==> flow/design.v <==
module uart_tx(
    input           clk_i       ,
    input           resetn_i    ,
    input           tx_trigger_i,
    input  [ 7:0]   tx_data_i   ,
    output          tx_busy_o   ,
    output          tx_done_o   ,
    output          uart_tx_o
);
    enum logic [3:0] {
        TX_IDLE  = 'h1,
        TX_START = 'h2,
        TX_DATA  = 'h4,
        TX_STOP  = 'h8
    } tx_state;
    logic    tx_data_done ;
    logic    tx_data_state;
    always_ff @(posedge clk_i)
        begin
        if(!resetn_i)
            begin
            tx_state <= TX_IDLE;
            end
        else
            begin
            case(tx_state)
                TX_IDLE :
                    begin
                    if(tx_trigger_i)
                        begin
                        tx_state <= TX_START;
                        end
                    end
                TX_START :
                    begin
                    tx_state <= TX_DATA;
                    end
                TX_DATA :
                    begin
                    if(tx_data_done)
                        begin
                        tx_state <= TX_STOP;
                        end
                    end
                TX_STOP :
                    begin
                    tx_state <= TX_IDLE;
                    end
                default :
                    begin
                    tx_state <= TX_IDLE;
                    end
            endcase
            end
        end
    assign tx_data_state = (tx_state == TX_DATA) ? 'h1 : 'h0;
    assign tx_busy_o     = (tx_state == TX_IDLE) ? 'h0 : 'h1;
    assign tx_done_o     = (tx_state == TX_STOP) ? 'h1 : 'h0;
    logic           uart_tx    ;
    logic [7:0]     tx_data_reg;
    always_comb
        begin
        case(tx_state)
            TX_IDLE :
                begin
                uart_tx <= 'h1;
                end
            TX_START :
                begin
                uart_tx <= 'h0;
                end
            TX_DATA :
                begin
                uart_tx <= tx_data_reg[0];
                end
            TX_STOP :
                begin
                uart_tx <= 'h1;
                end
            default :
                begin
                uart_tx <= 'h1;
                end
        endcase
        end
    logic [3:0]     tx_data_count;
    always_ff @(posedge clk_i)
        begin
        if(!resetn_i)
            begin
            tx_data_reg   <= 'h0;
            tx_data_count <= 'h0;
            end
        else
            begin
            if(tx_data_state)
                begin
                tx_data_count <= tx_data_count + 'h1;
                tx_data_reg   <= tx_data_reg >> 1;
                end
            else
                begin
                tx_data_reg   <= tx_data_i;
                tx_data_count <= 'h0;
                end
            end
        end
    assign tx_data_done = (tx_data_count == 'h7) ? 'h1 : 'h0;
    assign uart_tx_o = uart_tx;
endmodule
======== Reports on uart_tx ========
The steps from the RTL of uart_tx to its reports follow in flow order.
Line numbers count from 1 in the design file above.
Operators: Yosys type, input widths -> output width; for muxes data width and select width s.
Not given: --
set-up
  top module .............................. uart_tx
  clock port .............................. clk_i
  library ................................. sky130hd
  library corner .......................... tt_025C_1v80

======== Word level ========
Counts by Yosys on the flattened word-level netlist (proc, flatten, opt, wreduce; memories kept). Register bits leave out memories and registers merged into their read ports (data or address). Print and check cells are left out. Cells with the same type and inputs are merged into one.
cells by class
  $add $sub $neg .......................... 1
  $mul .................................... 0
  div/mod/pow operators ................... 0
  $lt $le $gt $ge ......................... 0
  eq/ne operators ......................... 7
  shift-type cells ........................ 0
  muxes and demuxes ....................... 9
  bitwise operators ....................... 1
  reductions and logical operators ........ 3
operators with widths
  kind                 number
  $pmux 4 s3           1
  $eq 4x3->1 const B   2
  $mux 4               2
  $mux 7               1
  $ne 2x2->1 const B   2
  $reduce_and 2->1     2
  $add 4x1->4 const B  1
  $eq 4x1->1 const B   1
  $eq 4x2->1 const B   1
  $eq 4x4->1 const B   1
  $mux 1               4
  $reduce_or 2->1      1
  $pmux 1 s2           1
  $not 1->1            1
bit counts
  bits in registers ....................... 16
  latch bits .............................. 0
  RAM bits ................................ 0
  ROM bits ................................ 0
  word width x clocked read ports ......... 0
  memory cells ............................ 0
  input bits .............................. 11
  output and inout port bits .............. 3
  word-level cells ........................ 25

======== Longest topological paths ========
Longest topological path by Yosys (ltp), each cell counted once; first at word level (registers and memories cut), then after technology mapping (sequential cells cut; the memories' decode and read muxes count).
depth
  word-level depth ........................ 4
  ABC_AREA ................................ 0
  gate-level depth with buffers ........... 4
  depth with buffers taken out ............ 3

======== Mapped cells and area ========
Yosys stat after the flow's synthesis: flattened, memories mapped to cells. It holds for the ABC_AREA given above (unset counts as 0); a run with the other value may have another netlist.
cells by type
  cell type                  number  area in all (um^2)
  sky130_fd_sc_hd__dfxtp_1   16      320.307
  sky130_fd_sc_hd__mux2i_1   8       80.077
  sky130_fd_sc_hd__nor2b_1   7       43.792
  sky130_fd_sc_hd__buf_12    1       20.019
  sky130_fd_sc_hd__nor2_1    4       15.014
  sky130_fd_sc_hd__and3_1    2       12.512
  sky130_fd_sc_hd__ha_1      1       12.512
  sky130_fd_sc_hd__buf_6     1       11.261
  sky130_fd_sc_hd__nand2_1   3       11.261
  sky130_fd_sc_hd__nand3_1   2       10.01
  sky130_fd_sc_hd__nor3_2    1       10.01
  sky130_fd_sc_hd__nor4bb_1  1       10.01
  sky130_fd_sc_hd__xnor2_1   1       8.758
  sky130_fd_sc_hd__inv_1     2       7.507
  sky130_fd_sc_hd__nand3b_1  1       7.507
  sky130_fd_sc_hd__o211ai_1  1       7.507
  sky130_fd_sc_hd__nand2_2   1       6.256
  sky130_fd_sc_hd__buf_2     1       5.005
Other cell types: 2; their cells: 2.
mapped netlist
  mapped cells ............................ 56
  cell area after synthesis ............... 0.0006093 mm^2
  sequential area ......................... 0.0003203 mm^2
  flip-flop cells ......................... 16
  buffers ................................. 3

======== Timing after synthesis ========
Source: OpenSTA report_checks on the synthesized netlist (no wires, ideal clock, input and output delay 20% of the period each), path of least setup slack; recovery checks are left aside. Register names are those of the netlist, which keeps one name where synthesis merged equal registers.
path post-synthesis
  path kind ............................... reg-to-output
  start point ............................. register tx_state
  end point ............................... output uart_tx_o
  period .................................. 1,540 ps
  external output delay ................... 308 ps
  launch time at the first pin ............ 0 ps
  arrival time ............................ 836 ps
  data required time ...................... 1,232 ps
  slack ................................... 396 ps
  delay of the path ....................... 836 ps
  driving pins on the path ................ 4
  path buffers ............................ 2
  period reached after synthesis .......... 1,144 ps
"delay of the path" is the arrival time less input delay plus setup time.
A path that ends at an output port has no setup time.
"driving pins on the path" counts driving pins, that of a launching flip-flop among them; a cell with two outputs on the path counts twice.
"period reached after synthesis" = period - worst setup slack (recovery checks aside). The figure is calculated, with input and output delays left at 20% of the set period.
An end named without its bit number is one bit of that signal or, where synthesis recoded a state register, one of its new flip-flops.
A register here has more assigning lines than the two given.
on the way, post-synthesis
  path through ............................ sky130_fd_sc_hd__dfxtp_1 > sky130_fd_sc_hd__buf_6 > sky130_fd_sc_hd__buf_12 > sky130_fd_sc_hd__o21ai_0
ends and longest elaborated chain, post-synthesis
  item                line  RTL
  start: declaration  15    } tx_state;
  start: assignment   22    tx_state <= TX_IDLE;
  start: assignment   31    tx_state <= TX_START;
  end: declaration    8     output          uart_tx_o
No chain of elaborated cells between the ends is given.

======== Path in the finished layout ========
From the final timing report of entry B: the path of least setup slack in the routed layout; clock arrival at registers is part of the times.
The report prints the path's times to 10 ps; the period is as set.
path post-layout
  path kind ............................... reg-to-output
  start point ............................. register tx_state
  end point ............................... output uart_tx_o
  period .................................. 1,260 ps
  external output delay ................... 250 ps
  launch time at the first pin ............ 280 ps
  arrival time ............................ 880 ps
  data required time ...................... 1,010 ps
  slack ................................... 130 ps
  driving pins on the path ................ 3
  path buffers ............................ 1
An end named without its bit number is one bit of that signal or, where synthesis recoded a state register, one of its new flip-flops.
A register here has more assigning lines than the two given.
on the way, post-layout
  path through ............................ sky130_fd_sc_hd__dfxtp_2 > sky130_fd_sc_hd__o21ai_4 > sky130_fd_sc_hd__buf_6
ends and longest elaborated chain, post-layout
  item                line  RTL
  start: declaration  15    } tx_state;
  start: assignment   22    tx_state <= TX_IDLE;
  start: assignment   31    tx_state <= TX_START;
  end: declaration    8     output          uart_tx_o
No chain of elaborated cells between the ends is given.

==> results <==
2 stored runs of uart_tx in the flow (synthesis by Yosys, layout by OpenROAD, sky130hd cells), in arbitrary order. Constraints: input delay and output delay 20% of the set period each, output load 0.01 pF.
By "clock period reached" is meant the clock period of the run minus its worst setup slack. This is arithmetic on one report: input and output delays are still those of the set period (20% each).
"allowed time less slack (worst setup path)": the worst setup path's part of the clock period (all of it between registers, 20% less for each end at a port) less its slack. A launch clock that arrives late makes it longer, a capture clock that arrives late makes it shorter.
"total power of the final layout" is the tool's figure for a default switching activity; nothing was simulated.
"allowed time less slack (worst setup path)" is known to 10 ps.

---- entry A ----
settings
  period_ns = 2.08
  CORE_UTILIZATION = 71
  PLACE_DENSITY_LB_ADDON = 0.25
  CORE_ASPECT_RATIO = 0.61
  CELL_PAD_IN_SITES_DETAIL_PLACEMENT = 0
  GPL_TIMING_DRIVEN = 0
  GPL_ROUTABILITY_DRIVEN = 1
  CTS_CLUSTER_DIAMETER = 340
  SLEW_MARGIN = 35
  MIN_ROUTING_LAYER = met1
  CAP_MARGIN = 20
  CORE_MARGIN = 2
results
  stopped before the end: floorplanning reported PDN-0185

---- entry B ----
settings
  period_ns = 1.26
  SETUP_SLACK_MARGIN = 0.32
  CAP_MARGIN = 20
  CORE_MARGIN = 2
  CORE_UTILIZATION = 40
  SLEW_MARGIN = 20
results
  Yosys chip area after synthesis ......... 0.0006093 mm^2
  full die area ........................... 0.0018516 mm^2
  standard-cell area after layout ......... 0.0008859 mm^2
  post-route utilization .................. 60.2%
  worst setup slack after layout .......... 132 ps
  summed negative setup slack ............. 0 ps
  post-route worst hold slack ............. 440 ps
  total power of the final layout ......... 1,016 uW
  clock period reached .................... 1,128 ps
  allowed time less slack (worst setup path) .. 880 ps
  class of the worst setup path ........... reg-to-output
