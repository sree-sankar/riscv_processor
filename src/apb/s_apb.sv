==> flow/design.v <==
`timescale 1ns / 1ps
`timescale 1ns / 1ps
module s_apb(
    input                      s_apb_pclk_i     ,  
    input                      s_apb_presetn_i  ,  
    input  [   'd32-1:0]    s_apb_paddr_i    ,  
    input                      s_apb_pwrite_i   ,  
    input                      s_apb_psel_i     ,  
    input                      s_apb_penable_i  ,  
    output                     s_apb_pready_o   ,  
    input  [   'd32-1:0]    s_apb_pwdata_i   ,  
    input  ['d4-1:0]    s_apb_pstrb_i    ,  
    output [   'd32-1:0]    s_apb_rdata_o    ,  
    output [   'd32-1:0]    read_write_addr_o,  
    output                     write_en_o       ,  
    output [   'd32-1:0]    write_data_o     ,  
    output                     read_en_o        ,  
    input  [   'd32-1:0]    read_data_i         
);
    logic    apb_pready_reg;
    always_ff @(posedge s_apb_pclk_i)
        begin
        if(!s_apb_presetn_i)
            begin
            apb_pready_reg <= 'h0;
            end
        else
            begin
            apb_pready_reg <= 'h1;
            end
        end
    logic                  write_en      ;
    logic                  write_en_reg  ;
    logic ['d32-1:0]    write_data_reg;
    logic ['d32-1:0]    write_addr_reg;
    always_ff @(posedge s_apb_pclk_i)
        begin
        if(!s_apb_presetn_i)
            begin
            write_en_reg   <= 'h0;
            write_data_reg <= 'h0;
            write_addr_reg <= 'h0;
            end
        else
            begin
            if(|s_apb_pstrb_i & apb_pready_reg & s_apb_psel_i & s_apb_penable_i)
                begin
                write_en_reg   <= 'h1           ;
                write_data_reg <= s_apb_pwdata_i;
                write_addr_reg <= s_apb_paddr_i ;
                end
            else
                begin
                write_en_reg   <= 'h0;
                write_data_reg <= 'h0;
                write_addr_reg <= 'h0;
                end
            end
        end
    assign write_en = write_en_reg;
    logic                  read_en  ;
    logic ['d32-1:0]    read_addr;
    assign read_en   = (|s_apb_pstrb_i & s_apb_psel_i & !s_apb_pwrite_i);
    assign read_addr = s_apb_paddr_i;
    assign s_apb_pready_o = apb_pready_reg;
    assign s_apb_rdata_o  = read_data_i;
    assign read_write_addr_o = write_en ? write_addr_reg :
                               read_en  ? read_addr      : 'h0;
    assign write_en_o        = write_en;
    assign write_data_o      = write_en ? write_data_reg : 'h0;
    assign read_en_o         = read_en;
endmodule
==> Step by step through the tools: s_apb <==
What the tools print for s_apb, step after step.
Line numbers count from 1 in the design file above.
Cell names lack the library's common part.
{ "design": {"top_module": "s_apb", "clk_port": "s_apb_pclk_i", "lib": "sky130hd", "pvt_corner": "tt_025C_1v80"} }

==> After elaboration <==
Yosys after proc, flatten, opt, wreduce and memory -nomap, before mapping. Enables and synchronous resets that opt folds into registers are not counted as muxes. Memory bits, and registers merged into a memory's read port (data or address), are not among the register bits. Print and check cells are not counted. Equal cells are merged and count once.
{ "classes": {"addsub": 0, "n_logic": 5, "mux": 5, "n_shift": 0, "div": 0, "n_reduce_logical": 3, "n_eq": 0, "n_mul": 0, "cmp": 0} }
{ "op_table": {"columns": ["operator", "n"], "rows": [
  ["2-to-1 mux 32 bit", 3],
  ["bitwise AND 1 bit", 5],
  ["OR reduction 4 bit", 1],
  ["AND reduction 2 bit", 1],
  ["2-to-1 mux 1 bit", 2],
  ["zero test 1 bit", 1]
]} }
{ "bits": {"output_inout_bits": 99, "n_memories": 0, "ff_bits": 66, "latchBits": 0, "mem_bits_ro": 0, "wordCells": 17, "ramBits": 0, "clocked_rd_ports_x_width": 0, "in_bits": 105} }

==> Longest topological paths <==
Yosys ltp: most cells in a row. Word level: on the elaborated netlist, between registers, memories and ports. Mapped: between sequential cells and ports; inverters and the memories' decode and read muxes count.
{ "logic_depth": {"word_depth": 5, "abc_area": 0, "depth_mapped": 4, "mapped_depth_nobuf": 2} }

==> After synthesis <==
Yosys stat after the flow's synthesis: flattened, memories mapped to cells. It holds for the ABC_AREA given above (unset counts as 0); a run with the other value may have another netlist.
{ "synth_totals": {"ff_cells": 66, "yosys_area_um2": 2855.2, "stdcells": 326} }
{ "by_type": {"columns": ["cell", "n", "type_area_um2"], "rows": [
  ["dfxtp_1", 66, 1.32E+03],
  ["o41ai_1", 32, 280.269],
  ["buf_4", 34, 255.245],
  ["nor3b_1", 33, 247.738],
  ["and2_1", 32, 200.192],
  ["nor3_1", 32, 160.154],
  ["inv_1", 32, 120.115],
  ["nand2_1", 32, 120.115],
  ["clkbuf_1", 26, 97.594],
  ["nor4_4", 1, 21.27],
  ["buf_2", 3, 15.014],
  ["nand2b_1", 1, 6.256],
  ["nand4_1", 1, 6.256],
  ["nor2_1", 1, 3.754]
]} }

==> Timing after synthesis <==
Path of least setup slack by OpenSTA after synthesis, without wires, with an ideal clock, recovery checks aside; 20% of the period is set as input and as output delay. Where synthesis merged equal registers, the netlist keeps one of their names.
{ "synth_timing": {"path_kind": "in2out", "startpoint": "in s_apb_pwrite_i", "endpoint": "out read_write_addr_o[22]", "launch_ns": 0.468, "setup_slack_ns": 0.519, "required_ns": 1.872, "t_arrival_ns": 1.353, "period_ns": 2.34, "path_delay_ns": 0.885, "input_delay_ns": 0.468, "path_stages": 3, "path_buffers": 2, "period_less_setup_slack_ns": 1.821} }
"path_delay_ns" = arrival - input delay + setup time.
At an output port there is no setup time.
"path_stages": output pins that drive a net of the path, with the launching flip-flop's if there is one; two outputs of one cell count as two.
"period_less_setup_slack_ns" = period - worst setup slack (recovery checks aside). The figure is calculated, with input and output delays left at 20% of the set period.
Between the ends stands the longest chain of elaborated cells between them, by number of cells; it is not shown to be the way that was timed. Of several equally long chains one is given.
Each line given opens the expression or statement behind the cell; cells for indexed reads and writes are added by Yosys, which also makes memories of some case tables.
{ "synth_via": {"cell_sequence": "clkbuf_1 -> clkbuf_1 -> o41ai_1", "elab_chain_len": 4, "cells_between": 4} }
{ "synth_rtl": {"columns": ["element", "line_no", "rtl"], "rows": [
  ["from (decl)", 7, "input                      s_apb_pwrite_i   ,"],
  ["zero test 1 bit", 63, "assign read_en   = (|s_apb_pstrb_i & s_apb_psel_i & !s_apb_pwrite_i);"],
  ["bitwise AND 1 bit", 63, null],
  ["2-to-1 mux 32 bit", 68, "read_en  ? read_addr      : 'h0;"],
  ["2-to-1 mux 32 bit", 67, "assign read_write_addr_o = write_en ? write_addr_reg :"],
  ["to (decl)", 14, "output [   'd32-1:0]    read_write_addr_o,"]
]} }

==> Timing after layout <==
From the final timing report of stored run 1: the path of least setup slack in the routed layout; clock arrival at registers is part of the times.
{ "layout_timing": {"path_kind": "in2out", "startpoint": "in s_apb_pstrb_i[3]", "endpoint": "out read_write_addr_o[3]", "setup_slack_ns": 0.04, "path_stages": 6, "path_buffers": 4, "input_delay_ns": 0.38, "period_ns": 1.91, "launch_ns": 0.38, "t_arrival_ns": 1.49, "required_ns": 1.53} }
Between the ends stands the longest chain of elaborated cells between them, by number of cells; it is not shown to be the way that was timed. Of several equally long chains one is given.
{ "layout_via": {"cell_sequence": "dlygate4sd2_1 -> nor4_4 -> buf_6 -> buf_8 -> o41ai_1 -> buf_2", "elab_chain_len": 5, "cells_between": 5} }
{ "layout_rtl": {"columns": ["element", "line_no", "rtl"], "rows": [
  ["from (decl)", 12, "input  ['d4-1:0]    s_apb_pstrb_i    ,"],
  ["OR reduction 4 bit", 63, "assign read_en   = (|s_apb_pstrb_i & s_apb_psel_i & !s_apb_pwrite_i);"],
  ["bitwise AND 1 bit (2 in a row)", 63, null],
  ["2-to-1 mux 32 bit", 68, "read_en  ? read_addr      : 'h0;"],
  ["2-to-1 mux 32 bit", 67, "assign read_write_addr_o = write_en ? write_addr_reg :"],
  ["to (decl)", 14, "output [   'd32-1:0]    read_write_addr_o,"]
]} }

Subject: s_apb on sky130hd, stored results

Hello all,

Flow measurements of s_apb on sky130hd: 2 stored runs with different settings, listed in no order. Input and output delays are each 20% of the period that was set; the output load is 0.01 pF.
By "worst path time" is meant the share of the clock period that the worst setup path is allowed (20% is reserved at inputs, 20% at outputs), minus its slack. Clock arrival times at its registers enter into it.

==> stored run 1: settings <==
{ "period_ns": 1.91, "CORE_UTILIZATION": 35, "SETUP_SLACK_MARGIN": -0.0, "PLACE_DENSITY_LB_ADDON": 0.12, "CORE_ASPECT_RATIO": 0.75, "CORE_MARGIN": 9, "TNS_END_PERCENT": 5, "GPL_TIMING_DRIVEN": 0, "GPL_ROUTABILITY_DRIVEN": 0, "CTS_CLUSTER_DIAMETER": 93, "MAX_ROUTING_LAYER": "met4", "CAP_MARGIN": 20, "SLEW_MARGIN": 20 }
==> stored run 1: results <==
mapped cell area after synthesis: 2855.2 um^2
overall die area: 11767.2 um^2
standard-cell area after layout: 4957.2 um^2
worst setup slack after layout: 0.038 ns
worst path time: 1.11 ns
worst setup path kind: in2out

==> stored run 2: settings <==
{ "period_ns": 1.23, "CORE_UTILIZATION": 59, "HOLD_SLACK_MARGIN": 0.13, "CORE_ASPECT_RATIO": 1.5, "CTS_CLUSTER_SIZE": 65, "CAP_MARGIN": 15, "MAX_ROUTING_LAYER": "met4", "CORE_MARGIN": 2, "SLEW_MARGIN": 20 }
==> stored run 2: results <==
incomplete, placement halted on DPL-0038

Thanks
